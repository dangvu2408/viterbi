==> flow/design.v <==
`timescale 1ns / 1ps
module memory(clk,rst,en_mem,i_prev_st_00,i_prev_st_10,i_prev_st_01,i_prev_st_11,
                o_prev_st_00,o_prev_st_10,o_prev_st_01,o_prev_st_11);
input clk,rst,en_mem;
input [1:0] i_prev_st_00,i_prev_st_10,i_prev_st_01,i_prev_st_11;
output reg [1:0] o_prev_st_00,o_prev_st_10,o_prev_st_01,o_prev_st_11;
reg [3:0] count; 
reg [1:0] trellis_diagr[0:3][0:7];
reg [2:0] trace; 
integer i;
integer k;
always @ (posedge clk or negedge rst)
begin
    if (rst == 0)
    begin 
        count <= 0; 
        trace <= 7;
        for(i = 0; i < 4; i = i + 1)begin  
            for(k = 0; k < 8; k = k + 1)begin
                trellis_diagr[i][k] <= 2'b00;  
            end
        end
    end
    else 
    begin
        if (en_mem == 1)  
        begin
            if(count < 8)
            begin
            trellis_diagr[0][count] <= i_prev_st_00; 
            trellis_diagr[2][count] <= i_prev_st_10; 
            trellis_diagr[1][count] <= i_prev_st_01;
            trellis_diagr[3][count] <= i_prev_st_11;
            count <= count + 1;
            end
            if(count == 8)
            begin
                o_prev_st_00 <= trellis_diagr[0][trace]; 
                o_prev_st_10 <= trellis_diagr[2][trace]; 
                o_prev_st_01 <= trellis_diagr[1][trace]; 
                o_prev_st_11 <= trellis_diagr[3][trace];
                if(trace != 0)
                trace <= trace - 1;
            end
        end
    end
end
endmodule
Step by step through the tools: memory
Tool output for the design above, in the order of the flow.
Lines are those of the file above, counted from 1.
Operators: Yosys type, input widths -> output width; for muxes data width and select width s.
Cell names lack the library's common part.
Not given: n/a
- design top: memory
- clock: clk
- library: sky130hd
- timing corner: tt_025C_1v80

Elaborated design
Counts by Yosys on the flattened word-level netlist (proc, flatten, opt, wreduce). Print and check cells are left out. Cells with the same type and inputs are merged into one.
- noted bits in registers: 79
- output and inout bits at 8
- noted word-level cells: 447
- add/sub/neg operators at 8
- order comparisons: 1
- noted eq/ne operators: 208
- noted multiplexer cells: 116
- noted reduce/logical cells: 76
- operator list (cell ; count):
    $eq 5x5->1 const B ; 96
    $eq 5x4->1 const B ; 48
    $mux 2 ; 112
    $pmux 2 s32 ; 3
    $reduce_bool 4->1 ; 32
    $eq 5x3->1 const B ; 24
    $reduce_and 3->1 ; 34
    $eq 5x2->1 const B ; 12
    $logic_not 5->1 ; 8
    $eq 4x4->1 const B ; 8
    $eq 5x1->1 const B ; 6
    $eq 4x3->1 const B ; 4
    $pmux 2 s8 ; 1
    $eq 3x3->1 const B ; 4
    $add 5x3->5 const A ; 2
    $add 5x4->5 const A ; 2
    $eq 4x2->1 const B ; 2
    $eq 3x2->1 const B ; 2
    $add 4x3->5 const A ; 1
    $add 4x4->5 const A ; 1
    $add 4x1->4 const B ; 1
    $eq 4x1->1 const B ; 1
    $lt 4x4->1 const B ; 1
    $sub 3x1->3 const B ; 1
    $eq 3x1->1 const B ; 1
    $reduce_bool 3->1 ; 1
    $reduce_and 2->1 ; 1

Logic depth
Yosys ltp: most cells in a row. Word level: on the elaborated netlist, between registers, memories and ports. Mapped: between sequential cells and ports; inverters and the memories' decode and read muxes count.
- noted word-level depth: 5
- noted ABC_AREA: 0
- gate-level depth with buffers at 7
- depth with buffers taken out: 5

After synthesis
The flow's flattened synthesis, as Yosys stat reports it; memories are mapped. The netlist is that of the ABC_AREA named above (0 if unset); the other value can give another one.
Totals and module areas in this step are rounded.
- cell types (cell ; count):
    dfrtp_1 ; 68
    mux2_2 ; 67
    edfxtp_1 ; 8
    ha_1 ; 10
    a22oi_1 ; 12
    dfstp_2 ; 3
    a22o_1 ; 8
    a222oi_1 ; 5
    buf_2 ; 10
    nand2_1 ; 10
    xnor2_1 ; 4
    nor3_4 ; 2
    and3_1 ; 5
    nand3_2 ; 3
    o21ai_0 ; 6
    buf_6 ; 2
    nor3_1 ; 4
    inv_1 ; 5
Other cell types: 21; their cells: 28.
- mapped cells at 260
- synthesis area: 3630 um^2
- mapped flip-flops at 79
- buffer cells at 14

Worst setup path after synthesis
OpenSTA on the mapped netlist: ideal clock, no wires. The path of least setup slack (recovery checks aside). Input and output delay are each 20% of the period. Register names are those of the netlist, which keeps one name where synthesis merged equal registers.
- kind: flip-flop to flip-flop
- start point: register trace[0]
- end point: register o_prev_st_10[0]
- period at 2.11 ns
- library setup time: 0.162 ns
- launch time at the first pin: 0.000 ns
- arrival: 1.618 ns
- required time at 1.948 ns
- noted path slack: 0.330 ns
- delay of the path: 1.780 ns
- stages on the path at 8
- buffers on the path: 2
- period reached after synthesis: 1.78 ns
"delay of the path" = arrival - input delay + setup time.
"stages on the path" counts driving pins, that of a launching flip-flop among them; a cell with two outputs on the path counts twice.
"period reached after synthesis" is the clock period less the worst setup slack; recovery checks do not enter. This is arithmetic on one report: input and output delays are still those of the set period (20% each).
The rows between start and end are the longest chain of elaborated cells between them; the timing report does not say that the signal goes this way. Where chains are equally long, one stands for them.
A line is the first line of the expression or statement that the cell stems from. Yosys adds cells for indexed reads and writes and turns some case tables into memories.
- cell sequence: dfstp_2 inv_1 ha_1 buf_2 buf_2 nor4_1 nand2_1 o2111ai_1
- noted cells in the longest elaborated chain: 3
- noted elaborated cells between the ends (all ways): 34
- classes of those cells: 1 x add/sub; 31 x eq/ne; 1 x mux; 1 x reduce/logical
- ends and longest elaborated chain, after synthesis (item ; line ; text):
    from (decl) ; 9 ; reg [2:0] trace;
    from (assign) ; 17 ; trace <= 7;
    from (assign) ; 43 ; trace <= trace - 1;
    $add 5x3->5 ; 39 ; o_prev_st_10 <= trellis_diagr[2][trace];
    $eq 5x5->1 ; 39 ;
    $pmux 2 s32 ; 39 ;
    to (assign) ; 39 ;
    to (decl) ; 6 ; output reg [1:0] o_prev_st_00,o_prev_st_10,o_prev_st_01,o_prev_st_11;

Timing after layout
From the final timing report of run 1: the path of least setup slack in the routed layout; clock arrival at registers is part of the times.
- kind: input port to flip-flop
- start point: input en_mem
- end point: register trellis_diagr
- period at 3.56 ns
- external input delay at 0.71 ns
- library setup time: 0.12 ns
- launch time at the first pin: 0.71 ns
- arrival: 2.50 ns
- required time at 3.77 ns
- noted path slack: 1.27 ns
- stages on the path at 4
- buffers on the path: 1
Where an end lacks its bit number, it is one bit of the signal, or one of the new flip-flops if synthesis recoded a state register.
The rows between start and end are the longest chain of elaborated cells between them; the timing report does not say that the signal goes this way. Where chains are equally long, one stands for them.
- cell sequence: clkdlybuf4s50_1 nand2_1 nor3_4 mux2_2
- noted cells in the longest elaborated chain: 1
- noted elaborated cells between the ends (all ways): 1
- classes of those cells: 1 x reduce/logical
- ends and longest elaborated chain, post-layout (item ; line ; text):
    from (decl) ; 4 ; input clk,rst,en_mem;
    $reduce_and 3->1 ; n/a ;
    to (assign) ; 20 ; trellis_diagr[i][k] <= 2'b00;
    to (decl) ; 8 ; reg [1:0] trellis_diagr[0:3][0:7];

Measured data: module memory, platform sky130hd, 2 stored runs of the flow under differing settings, order arbitrary. Input and output delays are each 20% of the period that was set; the output load is 0.01 pF.
"worst setup path time" is the time allowed to the run's worst setup path (the clock period less input and output delay, where it has them) less its slack. Clock arrival times count: a late capture clock shortens it, a late launch clock lengthens it.
The results are shown rounded.

Run 1
Settings were period_ns = 3.56; CORE_UTILIZATION = 15; PLACE_DENSITY = 0.82; CORE_MARGIN = 5; CELL_PAD_IN_SITES_DETAIL_PLACEMENT = 2; TNS_END_PERCENT = 10; CAP_MARGIN = 25; SLEW_MARGIN = 5
- lowest hold slack at 0.510 ns
- noted the worst setup path time: 1.58 ns
- critical path type: input port to flip-flop
- noted the sum of negative setup slack: 0.000 ns
- utilization of the finished layout: 18.5%
- noted the setup slack of the worst path: 1.27 ns
- synthesized cell area at 3630 um^2
- die size at 27400 um^2

Run 2
Settings were period_ns = 3.56; CORE_UTILIZATION = 56; SETUP_SLACK_MARGIN = 0.29; PLACE_DENSITY_LB_ADDON = 0.16; CORE_MARGIN = 7; TNS_END_PERCENT = 35; GPL_ROUTABILITY_DRIVEN = 1; CTS_CLUSTER_SIZE = 54; SLEW_MARGIN = 15; MIN_ROUTING_LAYER = met2; CAP_MARGIN = 20
- die size at 8930 um^2
- synthesized cell area at 3630 um^2
- noted the sum of negative setup slack: 0.000 ns
- noted the worst setup path time: 2.24 ns
- critical path type: flip-flop to flip-flop
- noted the setup slack of the worst path: 1.32 ns
- utilization of the finished layout: 63.7%
- lowest hold slack at 0.509 ns
